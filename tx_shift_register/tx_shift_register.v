==> flow/design.v <==
module tx_shift_register(
	input clk,
	input reset_n,
	input shift,
	input load,
	input [10:0] data_in,
	output txData
	);
reg [10:0] p_data, n_data;
assign txData = p_data[0];
always @ (posedge clk, negedge reset_n)
begin
	if (!reset_n) p_data <= 1;
		else p_data <= n_data;
end
always @ (shift, load, data_in)
begin
	n_data = p_data;  
	if (load)
		n_data = data_in;
	if (shift)
	begin
		n_data = p_data >>> 1;
		n_data[10] = 1;
	end
end
endmodule
# Step by step through the tools: tx_shift_register
# The steps from the RTL of tx_shift_register to its reports follow in flow order.
# Lines are those of the file above, counted from 1.
# Cell names lack the library's common part.
# A cell with n/a has no value.
# design
design	tx_shift_register
clock	clk
cell_library	sky130hd
lib_corner	tt_025C_1v80

# Word level
# Source: Yosys, flattened and elaborated, memories not mapped. Widths are those after wreduce. Registers that Yosys merges into a memory's read port (data or address) are not register bits. Print and check cells do not count. Equal cells are merged and count once.
# bits
ff_bits	11
output_inout_bits	1
# classes
n_mux	3
n_reduce_logical	1
# op_table
op	n
two-way mux 11 bit	1
two-way mux 10 bit	1
nonzero test 2 bit	1
two-way mux 1 bit	1

# Longest topological paths
# Longest topological path by Yosys (ltp), each cell counted once; first at word level (registers and memories cut), then after technology mapping (sequential cells cut; the memories' decode and read muxes count).
# depth
ltp_word	2
ABC_AREA	0
mapped_depth	3
depth_no_buf	2

# Netlist
# Source: synth_stat.txt of the flow (Yosys; design flattened, memories mapped). It holds for the ABC_AREA given above (unset counts as 0); a run with the other value may have another netlist.
# by_type
cell	n	area_total_um2
dfrtp_1	10	250.24
mux2i_1	10	100.096
o21ai_1	8	40.038
nand2_1	10	37.536
dfstp_2	1	26.275
buf_6	1	11.261
a211o_2	1	10.01
o21ai_2	1	8.758
nor2b_1	1	6.256
buf_2	1	5.005
o21ai_0	1	5.005
clkbuf_1	1	3.754
# synth_totals
cell_count	46
area_um2	504.2
seq_area_um2	276.5
ffs	11
n_buf	3

# Worst setup path after synthesis
# Path of least setup slack by OpenSTA after synthesis, without wires, with an ideal clock, recovery checks aside; 20% of the period is set as input and as output delay. Where synthesis merged equal registers, the netlist keeps one of their names.
# synth_timing
path_kind	reg2reg
startpoint	reg (no name shown)
endpoint	reg p_data[10]
tclk_ns	0.876
launch_ns	0.000
arrival_time_ns	0.750
required_ns	0.752
slack_ns	0.002
path_delay_ns	0.874
driving_pins	3
path_buffers	0
period_less_setup_slack_ns	0.874
# "path_delay_ns" is the arrival time less input delay plus setup time.
# "driving_pins" counts driving pins, that of a launching flip-flop among them; a cell with two outputs on the path counts twice.
# "period_less_setup_slack_ns" = period - worst setup slack (recovery checks aside). The figure is calculated, with input and output delays left at 20% of the set period.
# synth_between
cell_sequence	dfrtp_1 nor2b_1 a211o_2
# synth_lines
element	line	source
end, assigned	13	if (!reset_n) p_data <= 1;
end, assigned	14	else p_data <= n_data;
end, declared	9	reg [10:0] p_data, n_data;
# Chain of elaborated cells between the ends: none given.

# Stored flow runs of tx_shift_register (2 of them; Yosys, OpenROAD, sky130hd). They differ in their settings and are not a sequence. Constraints: input delay and output delay 20% of the set period each, output load 0.01 pF.
# Settings: n/a = not set for that run.
run name	period_ns	CORE_UTILIZATION	HOLD_SLACK_MARGIN	CORE_MARGIN	TNS_END_PERCENT	GPL_ROUTABILITY_DRIVEN	CTS_CLUSTER_DIAMETER	MAX_ROUTING_LAYER	CAP_MARGIN	SLEW_MARGIN	SETUP_SLACK_MARGIN	PLACE_DENSITY_LB_ADDON	CORE_ASPECT_RATIO	ABC_AREA	GPL_TIMING_DRIVEN	MIN_ROUTING_LAYER
run 1	1.24	61	-0.07	4	40	0	176	met4	20	20	n/a	n/a	n/a	n/a	n/a	n/a
run 2	0.508	65	n/a	2	80	n/a	n/a	n/a	0	20	0.1	0.2	0.54	1	1	met2
# Run 1: incomplete, floorplanning halted on PDN-0185
# Run 2: incomplete, floorplanning halted on PDN-0185
