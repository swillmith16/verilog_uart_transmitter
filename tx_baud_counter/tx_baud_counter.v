==> flow/design.v <==
module tx_baud_counter(
	input clk,
	input reset_n,
	output baud_out
	);
reg [12:0] count;  
parameter baud_count = 13'd5207;  
assign baud_out = (count == baud_count);
always @(posedge clk, negedge reset_n)
begin
	if (!reset_n)  
	begin
		count = 13'd0;
	end
	else
	begin
		if (count == baud_count)
			count = 13'd0;
		else
			count = count + 1;
	end
end
endmodule
**From RTL to reports: tx_baud_counter**

The steps from the RTL of tx_baud_counter to its reports follow in flow order.
Lines are those of the file above, counted from 1.
Operators carry their Yosys type and port widths (W data, S select, Z words).
Cell names lack the library's common part.
Not given: --

- Top module: tx_baud_counter
- Clock: clk
- Library: sky130hd
- Corner: tt_025C_1v80

**Word-level counts**

Yosys after proc, flatten, opt, wreduce and memory -nomap, before mapping. Enables and synchronous resets that opt folds into registers are not counted as muxes. Memory bits, and registers merged into a memory's read port (data or address), are not among the register bits. Print and check cells are not counted. Equal cells are merged and count once.

- Register bits: 13
- Input bits: 2
- Output and inout port bits: 1

- Add/sub/neg operators: 1
- Equality and inequality tests: 1
- Multiplexer cells: 1

Operators with widths:

| cell | count |
|---|---|
| $add A13 B1 Y13 const B | 1 |
| $eq A13 B13 Y1 const B | 1 |
| $mux W13 | 1 |

**Longest topological paths**

Depth = most cells in a row (Yosys ltp): at word level without a register or memory, in the mapped netlist without a sequential cell, where the memories' decode and read muxes count.

- Depth in word-level cells: 2
- ABC_AREA: 0
- Depth in mapped cells: 4

**After synthesis**

Source: synth_stat.txt of the flow (Yosys; design flattened, memories mapped). It holds for the ABC_AREA given above (unset counts as 0); a run with the other value may have another netlist.

Cell types:

| cell | count |
|---|---|
| dfrtp_1 | 13 |
| xnor2_1 | 4 |
| xor2_1 | 4 |
| nand3_1 | 5 |
| nand4_1 | 4 |
| nor4_4 | 1 |
| nor2_1 | 5 |
| or4b_4 | 1 |
| and3_1 | 2 |
| ha_1 | 1 |
| nor4_1 | 2 |
| nand2_1 | 3 |
| o41a_1 | 1 |
| or4bb_1 | 1 |
| a21oi_1 | 2 |
| and4_1 | 1 |
| or3b_2 | 1 |
| o31ai_1 | 1 |

Not listed: further types 8, cells in them 8.

- Cell count: 60
- Cell area after synthesis: 649.4 µm²
- Sequential area: 325.3 µm²
- Mapped flip-flops: 13

**Timing after synthesis**

OpenSTA on the mapped netlist: ideal clock, no wires. The path of least setup slack (recovery checks aside). Input and output delay are each 20% of the period. Register names are those of the netlist, which keeps one name where synthesis merged equal registers.

- Kind: flip-flop to output port
- Start point: reg count[7]
- End point: out baud_out
- Clock period: 1.95 ns
- Launch time at the first pin: 0.000 ns
- Data arrival time: 1.413 ns
- Setup slack: 0.147 ns
- Path delay: 1.413 ns
- Stages on the path: 3
- Buffers on the path: 0
- Synthesis period reached: 1.803 ns

"path delay" = arrival - input delay + setup time.
At an output port there is no setup time.
"stages on the path": output pins that drive a net of the path, with the launching flip-flop's if there is one; two outputs of one cell count as two.
"synthesis period reached" = period - worst setup slack (recovery checks aside). The figure is calculated, with input and output delays left at 20% of the set period.
The rows between start and end are the longest chain of elaborated cells between them; the timing report does not say that the signal goes this way. Where chains are equally long, one stands for them.
Each line given opens the expression or statement behind the cell; cells for indexed reads and writes are added by Yosys, which also makes memories of some case tables.
At most two assigning lines are given for a register; there are more.

- Cell sequence: dfrtp_1 or4b_4 nor4_4
- Length of the longest elaborated chain: 1
- Elaborated cells between the ends (all ways): 1
- Those cells by class: 1 x eq/ne

Ends and longest elaborated chain, post-synthesis:

| element | line | source |
|---|---|---|
| start: declaration | 6 | `reg [12:0] count;` |
| start: assignment | 13 | `count = 13'd0;` |
| start: assignment | 20 | `count = count + 1;` |
| $eq A13 B13 Y1 | 8 | `assign baud_out = (count == baud_count);` |
| end: declaration | 4 | `output baud_out` |

**Path in the finished layout**

Path of least setup slack in the final report of job 1 (OpenROAD, finished layout, wires in). Where an end is a register, its clock arrival counts in the times.

- Kind: flip-flop to output port
- Start point: reg count[3]
- End point: out baud_out
- Clock period: 2.17 ns
- Launch time at the first pin: 0.27 ns
- Data arrival time: 1.67 ns
- Setup slack: 0.07 ns
- Stages on the path: 4
- Buffers on the path: 1

The rows between start and end are the longest chain of elaborated cells between them; the timing report does not say that the signal goes this way. Where chains are equally long, one stands for them.
At most two assigning lines are given for a register; there are more.

- Cell sequence: dfrtp_1 or3b_2 nor4_4 buf_2
- Length of the longest elaborated chain: 1
- Elaborated cells between the ends (all ways): 1
- Those cells by class: 1 x eq/ne

Ends and longest elaborated chain, post-layout:

| element | line | source |
|---|---|---|
| start: declaration | 6 | `reg [12:0] count;` |
| start: assignment | 13 | `count = 13'd0;` |
| start: assignment | 20 | `count = count + 1;` |
| $eq A13 B13 Y1 | 8 | `assign baud_out = (count == baud_count);` |
| end: declaration | 4 | `output baud_out` |

Wiki page: tx_baud_counter / flow data

Module tx_baud_counter, platform sky130hd: 2 stored runs of the flow (Yosys, OpenROAD) with differing settings, in no particular order. Input and output delays are each 20% of the period that was set; the output load is 0.01 pF.
By "time on the worst setup path" is meant the share of the clock period that the worst setup path is allowed (20% is reserved at inputs, 20% at outputs), minus its slack. Clock arrival times at its registers enter into it.
"total design power" is the tool's figure for a default switching activity; nothing was simulated.
Among the settings, . means not set for that run.

| item | job 1 | job 2 |
|---|---|---|
| period_ns | 2.17 | 1.7 |
| CAP_MARGIN | 20 | 20 |
| CORE_MARGIN | 2 | 2 |
| CORE_UTILIZATION | 40 | 21 |
| SLEW_MARGIN | 20 | 20 |
| SETUP_SLACK_MARGIN | . | 0.0 |
| PLACE_DENSITY_LB_ADDON | . | 0.01 |
| CELL_PAD_IN_SITES_GLOBAL_PLACEMENT | . | 3 |
| CTS_CLUSTER_SIZE | . | 54 |
| CTS_CLUSTER_DIAMETER | . | 386 |
| summed negative setup slack (ns) | 0.000 | -0.192 |
| utilization (%) | 51.4 | 28.6 |
| mapped cell area after synthesis (µm²) | 649.4 | 649.4 |
| time on the worst setup path (ns) | 1.67 | 1.55 |
| class of the worst setup path | flip-flop to output port | flip-flop to output port |
| setup slack of the worst path (ns) | 0.070 | -0.192 |
| total die area (µm²) | 1,961.6 | 3,553.3 |
| total design power (W) | 0.0003967 | 0.0005204 |
